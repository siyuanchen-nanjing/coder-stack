==> flow/design.v <==
module tailBitsGenerator_parallel(
	input[7:0] xk_in, zk_in, zk_prime_in,
	input q0, q1, q2, q0_prime, q1_prime, q2_prime, 
	tail_bit_regs_enable, tail_bit_mode, clock, reset,
	output[7:0] xk_out, zk_out, zk_prime_out);
	reg[11:0] tail_bit_regs;
	always @(posedge clock, posedge reset) begin
		if (reset) begin
			tail_bit_regs <= 12'b0;
		end
		else if (tail_bit_regs_enable) begin
			tail_bit_regs[0] <= q1 ^ q2;  
			tail_bit_regs[1] <= q0 ^ q2;  
			tail_bit_regs[2] <= q1_prime ^ q2_prime;  
			tail_bit_regs[3] <= q0_prime ^ q2_prime;  
			tail_bit_regs[4] <= q0 ^ q1;  
			tail_bit_regs[5] <= q1;  
			tail_bit_regs[6] <= q0_prime ^ q1_prime;  
			tail_bit_regs[7] <= q1_prime;  
			tail_bit_regs[8] <= q0;  
			tail_bit_regs[9] <= q0;  
			tail_bit_regs[10] <= q0_prime;  
			tail_bit_regs[11] <= q0_prime;  
		end
	end
	wire[7:0] tail_to_mux_xk, tail_to_mux_zk, tail_to_mux_zk_prime;
	assign tail_to_mux_xk[0] = tail_bit_regs[0];
	assign tail_to_mux_xk[1] = tail_bit_regs[5];
	assign tail_to_mux_xk[2] = tail_bit_regs[2];
	assign tail_to_mux_xk[3] = tail_bit_regs[7];
	assign tail_to_mux_zk[0] = tail_bit_regs[1];
	assign tail_to_mux_zk[1] = tail_bit_regs[8];
	assign tail_to_mux_zk[2] = tail_bit_regs[3];
	assign tail_to_mux_zk[3] = tail_bit_regs[10];
	assign tail_to_mux_zk_prime[0] = tail_bit_regs[4];
	assign tail_to_mux_zk_prime[1] = tail_bit_regs[9];
	assign tail_to_mux_zk_prime[2] = tail_bit_regs[6];
	assign tail_to_mux_zk_prime[3] = tail_bit_regs[11];
	assign tail_to_mux_xk[7:4] = 4'b0;
	assign tail_to_mux_zk[7:4] = 4'b0;
	assign tail_to_mux_zk_prime[7:4] = 4'b0;
	assign xk_out = tail_bit_mode ? tail_to_mux_xk : xk_in;
	assign zk_out = tail_bit_mode ? tail_to_mux_zk : zk_in;
	assign zk_prime_out = tail_bit_mode ? tail_to_mux_zk_prime : zk_prime_in;
endmodule
* Tool chain data of tailBitsGenerator_parallel
Tool output for the design above, in the order of the flow. Line numbers count from 1 in the design file above. Library cell names are shortened. Not given: -
Set-up: top module tailBitsGenerator_parallel, clock port clock, cell library sky130hd, corner tt_025C_1v80

* Word-level counts
Counts by Yosys on the flattened word-level netlist (proc, flatten, opt, wreduce; memories kept). Register bits leave out memories and registers merged into their read ports (data or address); mux counts leave out enables and synchronous resets folded into registers. Print and check cells are left out. Cells with the same type and inputs are merged into one.
Bit counts: register bits after elaboration 10, word-level cells 19
Cells by class: multiplexer cells 3, bitwise operators 6
Operators by type and width (count):
- 8-bit 2-to-1 mux | 3
- 1-bit bitwise XOR | 6

* Longest topological paths
Longest topological path by Yosys (ltp), each cell counted once; first at word level (registers and memories cut), then after technology mapping (sequential cells cut; the memories' decode and read muxes count).
Depth: depth after elaboration 1, ABC_AREA 0, mapped depth 4

* Netlist
The flow's flattened synthesis, as Yosys stat reports it; memories are mapped. The netlist is that of the ABC_AREA named above (0 if unset); the other value can give another one. Totals and module areas in this step are rounded.
Cell types:
- dfrtp_1 | count 10, area in all 250.24 µm²
- mux2_2 | count 10, area in all 112.608 µm²
- xnor2_1 | count 6, area in all 52.55 µm²
- and2b_1 | count 6, area in all 45.043 µm²
- and2b_2 | count 4, area in all 35.034 µm²
- a21oi_1 | count 6, area in all 30.029 µm²
- mux2_4 | count 2, area in all 30.029 µm²
- nor2_1 | count 6, area in all 22.522 µm²
- o21ai_0 | count 4, area in all 20.019 µm²
- inv_1 | count 5, area in all 18.768 µm²
- buf_8 | count 1, area in all 15.014 µm²
- nor2b_1 | count 2, area in all 12.512 µm²
- buf_6 | count 1, area in all 11.261 µm²
- buf_4 | count 1, area in all 7.507 µm²
- nand2_1 | count 2, area in all 7.507 µm²
- buf_2 | count 1, area in all 5.005 µm²
- clkbuf_2 | count 1, area in all 5.005 µm²
Mapped netlist: mapped cells 68, chip area (Yosys) 0.000681 mm², sequential part of the area 0.00025 mm², flip-flops 10

* Path before layout
Source: OpenSTA report_checks on the synthesized netlist (no wires, ideal clock, input and output delay 20% of the period each), path of least setup slack; recovery checks are left aside. Register names are those of the netlist, which keeps one name where synthesis merged equal registers.
Timing post-synthesis: path type input -> output, from input tail_bit_mode, to output zk_out[1], period 1490 ps, launch time at the first pin 298 ps, arrival time 862 ps, required time 1192 ps, path slack 330 ps, path delay 564 ps, stages 3, path buffers 2, period reached after synthesis 1160 ps
"path delay" is the arrival time less input delay plus setup time. A path that ends at an output port has no setup time. "stages" counts driving pins, that of a launching flip-flop among them; a cell with two outputs on the path counts twice. "period reached after synthesis" = period - worst setup slack (recovery checks aside). The figure is calculated, with input and output delays left at 20% of the set period. Between the ends stands the longest chain of elaborated cells between them, by number of cells; it is not shown to be the way that was timed. Of several equally long chains one is given. Each line given opens the expression or statement behind the cell; cells for indexed reads and writes are added by Yosys, which also makes memories of some case tables.
Between the ends, post-synthesis: cell sequence buf_6 -> clkbuf_2 -> o21ai_0, cells in the longest elaborated chain 1
RTL lines, path post-synthesis:
- from (decl) | line 4 | tail_bit_regs_enable, tail_bit_mode, clock, reset,
- 8-bit 2-to-1 mux | line 43 | assign zk_out = tail_bit_mode ? tail_to_mux_zk : zk_in;
- to (decl) | line 5 | output[7:0] xk_out, zk_out, zk_prime_out);

Subject: tailBitsGenerator_parallel on sky130hd, stored results

Hello all,

Stored flow runs of tailBitsGenerator_parallel (2 of them; Yosys, OpenROAD, sky130hd). They differ in their settings and are not a sequence. Constraints: input delay and output delay 20% of the set period each, output load 0.01 pF.
[entry A] settings: period_ns=1.87, CORE_UTILIZATION=72, PLACE_DENSITY_LB_ADDON=0.01, CORE_MARGIN=6, TNS_END_PERCENT=65, GPL_TIMING_DRIVEN=1, SLEW_MARGIN=25, CAP_MARGIN=20
[entry A] result: did not finish, floorplanning stopped with PDN-0185
[entry B] settings: period_ns=1.01, CORE_UTILIZATION=47, SETUP_SLACK_MARGIN=0.29, PLACE_DENSITY_LB_ADDON=0.12, GPL_ROUTABILITY_DRIVEN=0, MIN_ROUTING_LAYER=met1, CAP_MARGIN=20, CORE_MARGIN=2, SLEW_MARGIN=20
[entry B] result: did not finish, placement stopped with FLW-0024

Thanks
